==> flow/design.v <==
`timescale 1ns / 1ps
module SPI_data(
    input                               clk                        , 
    input                               rst_n                      , 
    input                               busy                       , 
    input                               busy_reg                   , 
    input                               finished                   , 
    output reg                          start                      , 
    output               [  63: 0]      data_out                   , 
    output               [   2: 0]      bite_num                     
    );
    localparam                          REG                         = 8'h03 ; 
    reg                [  15: 0]        wait_cnt                    ;
    reg                                 en                          ; 
    wire               [  63: 0]        data_reg[0:REG-1]           ; 
    wire               [   2: 0]        bite_num_reg[0:REG-1]       ; 
    reg                [  15: 0]        data_cnt                    ; 
    assign                              data_out                    = data_reg[data_cnt]; 
    assign                              bite_num                    = bite_num_reg[data_cnt]; 
    always@(posedge clk or negedge rst_n) begin
        if (!rst_n) begin
            wait_cnt <= 16'd0;
        end
        else if (wait_cnt < 16'd1000) begin
            wait_cnt <= wait_cnt + 1'b1;
        end
        else begin
            wait_cnt <= wait_cnt;
        end
    end
    always@(posedge clk or negedge rst_n) begin
        if (!rst_n) begin
            start <= 1'b0;
        end
        else if (wait_cnt == 16'd49) begin
            start <= 1'b1;
        end
        else if (finished && en) begin
            start <= 1'b1;
        end
        else begin
            start <= 1'b0;
        end
    end
    always@(posedge clk or negedge rst_n) begin
        if (!rst_n) begin
            data_cnt <= 16'd0;
        end
        else if (!start && finished) begin
            data_cnt <= data_cnt + 1'b1;
        end
        else begin
            data_cnt <= data_cnt;
        end
    end
    always@(posedge clk or negedge rst_n) begin
        if (!rst_n) begin
            en <= 1'b1;
        end
        else if (data_cnt == REG - 1) begin
            en <= 1'b0;
        end
        else begin
            en <= en;
        end
    end
    assign                              data_reg[0]                 = 16'h05A2;
    assign                              bite_num_reg[0]             = 3'd2;
    assign                              data_reg[1]                 = 16'h8200;
    assign                              bite_num_reg[1]             = 3'd2;
endmodule
# Reports on SPI_data
# Tool output for the design above, in the order of the flow.
# Line numbers count from 1 in the design file above.
# Cell names lack the library's common part.
# A cell with n/a has no value.
[setup]
design = "SPI_data"
clk_port = "clk"
library = "sky130hd"
lib_corner = "tt_025C_1v80"

# Word-level counts
# Counts by Yosys on the flattened word-level netlist (proc, flatten, opt, wreduce; memories kept). Register bits leave out memories and registers merged into their read ports (data or address); mux counts leave out enables and synchronous resets folded into registers. Print and check cells are left out. Cells with the same type and inputs are merged into one.
[word_totals]
ram_bits = 0
memories = 0
in_bits = 5
latch_bits = 0
wordCells = 20
clocked_rd_ports_x_width = 0
reg_bits = 34
romBits = 0
[classes]
n_eq = 4
n_addsub = 2
n_div = 0
multipliers = 0
shifts = 0
n_mux = 4
bitwise = 0
n_cmp = 1
reduce_logical = 5
[op_table]
columns = ["op", "count"]
rows = [
  ["64-bit case mux with 3-bit select", 1],
  ["16-bit by 1-bit adder with 16-bit output with constant B", 2],
  ["16-bit by 10-bit < comparator with 1-bit output with constant B", 1],
  ["16-bit by 2-bit equality test with 1-bit output with constant B", 1],
  ["16-bit by 6-bit equality test with 1-bit output with constant B", 1],
  ["3-bit case mux with 2-bit select", 1],
  ["1-bit logical AND", 2],
  ["2-bit by 1-bit equality test with 1-bit output with constant B", 1],
  ["2-bit equality test with constant B", 1],
  ["2-bit zero test", 1],
  ["2-bit OR reduction", 1],
  ["1-bit two-way mux", 2],
  ["1-bit zero test", 1],
]

# Longest topological paths
# Yosys ltp: most cells in a row. Word level: on the elaborated netlist, between registers, memories and ports. Mapped: between sequential cells and ports; inverters and the memories' decode and read muxes count.
[logic_depth]
depth_word = 3
ABC_AREA = 0
mapped_depth = 5

# Netlist
# Source: synth_stat.txt of the flow (Yosys; design flattened, memories mapped). It holds for the ABC_AREA given above (unset counts as 0); a run with the other value may have another netlist.
# The area totals of this step are shown rounded.
[synth_totals]
cells = 205
mapped_area_um2 = 2090
ff_cells = 34
seq_area_um2 = 852
[types]
columns = ["cell_type", "count", "type_area_um2"]
rows = [
  ["dfrtp_1", 33, 825.792],
  ["buf_4", 66, 495.475],
  ["xnor2_1", 14, 122.618],
  ["xor2_1", 8, 70.067],
  ["ha_1", 5, 62.56],
  ["nand2_1", 13, 48.797],
  ["nand4_1", 6, 37.536],
  ["nor2_1", 9, 33.782],
  ["nand3_1", 6, 30.029],
  ["dfstp_2", 1, 26.275],
  ["inv_1", 7, 26.275],
  ["nor4_2", 2, 25.024],
  ["nor4b_4", 1, 23.773],
  ["clkbuf_1", 6, 22.522],
  ["nand4_4", 1, 21.27],
  ["nor4_4", 1, 21.27],
  ["nor3_1", 4, 20.019],
  ["nor4_1", 3, 18.768],
]
# Other cell types: 17; their cells: 19.

# Path before layout
# Path of least setup slack by OpenSTA after synthesis, without wires, with an ideal clock, recovery checks aside; 20% of the period is set as input and as output delay. Where synthesis merged equal registers, the netlist keeps one of their names.
[synth_path]
kind = "register -> output"
startpoint = "register data_cnt[1]"
endpoint = "output data_out[10]"
path_buffers = 1
path_delay_ps = 1011
driving_pins = 5
t_required_ps = 1504
clock_period_ps = 1880
arrival_ps = 1011
setup_slack_ps = 493
synth_period_reached_ps = 1387
# "path_delay_ps" = arrival - input delay + setup time.
# A path that ends at an output port has no setup time.
# "driving_pins": output pins that drive a net of the path, with the launching flip-flop's if there is one; two outputs of one cell count as two.
# "synth_period_reached_ps" is the clock period less the worst setup slack; recovery checks do not enter. This is arithmetic on one report: input and output delays are still those of the set period (20% each).
# Between the ends stands the longest chain of elaborated cells between them, by number of cells; it is not shown to be the way that was timed. Of several equally long chains one is given.
# A line is the first line of the expression or statement that the cell stems from. Yosys adds cells for indexed reads and writes and turns some case tables into memories.
# At most two assigning lines are given for a register; there are more.
[synth_between]
cell_sequence = "dfrtp_1 inv_1 ha_1 inv_1 buf_4"
elab_chain_cells = 2
cells_between = 4
classes_between = "eq/ne (2); mux (1); reduce/logical (1)"
[synth_rtl]
columns = ["element", "line_no", "text"]
rows = [
  ["start: declaration", 17, "reg                [  15: 0]        data_cnt                    ;"],
  ["start: assignment", 50, "data_cnt <= data_cnt + 1'b1;"],
  ["start: assignment", 53, "data_cnt <= data_cnt;"],
  ["2-bit equality test", 18, "assign                              data_out                    = data_reg[data_cnt];"],
  ["64-bit case mux with 3-bit select", 18, ""],
  ["end: declaration", 9, "output               [  63: 0]      data_out                   ,"],
]
# Some nets on the timed path still bear RTL names; the line given drives or declares the net.
[synth_nets]
columns = ["net", "line_no"]
rows = [
  ["data_out[9]", 18],
  ["data_out[1]", 18],
]

# Path in the finished layout
# Path of least setup slack in the final report of flow run 1 (OpenROAD, finished layout, wires in). Where an end is a register, its clock arrival counts in the times.
# The report prints the path's times to 10 ps; the period is as set.
[layout_path]
kind = "input -> register"
startpoint = "input finished"
endpoint = "register data_cnt[15]"
setup_slack_ps = -120
clock_period_ps = 1390
arrival_ps = 1720
setup_time_ps = 80
input_delay_ps = 280
driving_pins = 6
path_buffers = 2
t_required_ps = 1600
# Between the ends stands the longest chain of elaborated cells between them, by number of cells; it is not shown to be the way that was timed. Of several equally long chains one is given.
# At most two assigning lines are given for a register; there are more.
[layout_between]
cell_sequence = "clkdlybuf4s50_1 and2b_4 nand4_4 buf_4 nor4b_4 xor2_1"
elab_chain_cells = 1
cells_between = 1
cone_lines = 1
classes_between = "reduce/logical (1)"
[layout_rtl]
columns = ["element", "line_no", "text"]
rows = [
  ["start: declaration", 7, "input                               finished                   ,"],
  ["1-bit logical AND", 49, "else if (!start && finished) begin"],
  ["end: assignment", 50, "data_cnt <= data_cnt + 1'b1;"],
  ["end: assignment", 53, "data_cnt <= data_cnt;"],
  ["end: declaration", 17, "reg                [  15: 0]        data_cnt                    ;"],
]

Subject: flow runs of SPI_data

Hi,

Measured results for SPI_data: 2 stored runs of the Yosys and OpenROAD flow on sky130hd. The settings differ; the order carries no meaning. The constraints put input and output delay at 20% of the set period each and load the outputs with 0.01 pF.
"clock_period_reached_ps" is the run's clock period less its worst setup slack. It is reckoned from that one timing run; input and output delays stay at 20% of the period that was set.
"critical_path_time_ps" = time allowed to the worst setup path (clock period - input delay - output delay, where it has them) - its slack; a late launch clock adds to it, a late capture clock takes from it.
"totalPower_uw" rests on the timing tool's default activity at the inputs, not on a simulated workload.
"critical_path_time_ps" is given in steps of 10 ps.
The results are shown rounded.

# flow run 1
==> flow/run.sh <==
#!/bin/bash
# the make line also repeats the synthesis and layout settings of config.mk as NAME=value (left out here)
make -C /OpenROAD-flow-scripts/flow DESIGN_CONFIG=/design/flow/config.mk WORK_HOME=/design/flow/orfs CLKGATE_MAP_FILE= finish
==> flow/config.mk <==
export PLATFORM = sky130hd
export DESIGN_NAME = SPI_data
export DESIGN_NICKNAME = SPI_data
export VERILOG_FILES = /design/flow/design.v
export SDC_FILE = /design/flow/constraint.sdc
export NUM_CORES = 4
export LEC_CHECK = 0
export CAP_MARGIN = 20
export CORE_MARGIN = 2
export CORE_UTILIZATION = 40
export SETUP_SLACK_MARGIN = 0.08
export SLEW_MARGIN = 20
==> flow/constraint.sdc <==
create_clock -name core_clock -period 1.39 [get_ports {clk}]
set_input_delay 0.2780 -clock core_clock [delete_from_list [all_inputs] [get_ports {clk}]]
set_output_delay 0.2780 -clock core_clock [all_outputs]
set_load 0.01 [all_outputs]

==> flow run 1: results <==
synth_area_um2=2090
die_area_um2=5820
final_cell_area_um2=2600
fin_util_frac=0.512
fin_ws_ps=-124
final_setup_tns_ps=-472
totalPower_uw=3630
clock_period_reached_ps=1514
critical_path_time_ps=1240
critical_path_type="input -> register"

# flow run 2
==> flow/run.sh <==
#!/bin/bash
# the make line also repeats the synthesis and layout settings of config.mk as NAME=value (left out here)
make -C /OpenROAD-flow-scripts/flow DESIGN_CONFIG=/design/flow/config.mk WORK_HOME=/design/flow/orfs CLKGATE_MAP_FILE= finish
==> flow/config.mk <==
export PLATFORM = sky130hd
export DESIGN_NAME = SPI_data
export DESIGN_NICKNAME = SPI_data
export VERILOG_FILES = /design/flow/design.v
export SDC_FILE = /design/flow/constraint.sdc
export NUM_CORES = 4
export LEC_CHECK = 0
export CAP_MARGIN = 20
export CELL_PAD_IN_SITES_DETAIL_PLACEMENT = 1
export CELL_PAD_IN_SITES_GLOBAL_PLACEMENT = 0
export CORE_MARGIN = 2
export CORE_UTILIZATION = 56
export CTS_CLUSTER_SIZE = 35
export PLACE_DENSITY_LB_ADDON = 0.23
export SLEW_MARGIN = 20
==> flow/constraint.sdc <==
create_clock -name core_clock -period 0.838 [get_ports {clk}]
set_input_delay 0.1676 -clock core_clock [delete_from_list [all_inputs] [get_ports {clk}]]
set_output_delay 0.1676 -clock core_clock [all_outputs]
set_load 0.01 [all_outputs]

==> flow run 2: results <==
outcome="no final report: clock tree synthesis broke off with DPL-0033"

Regards
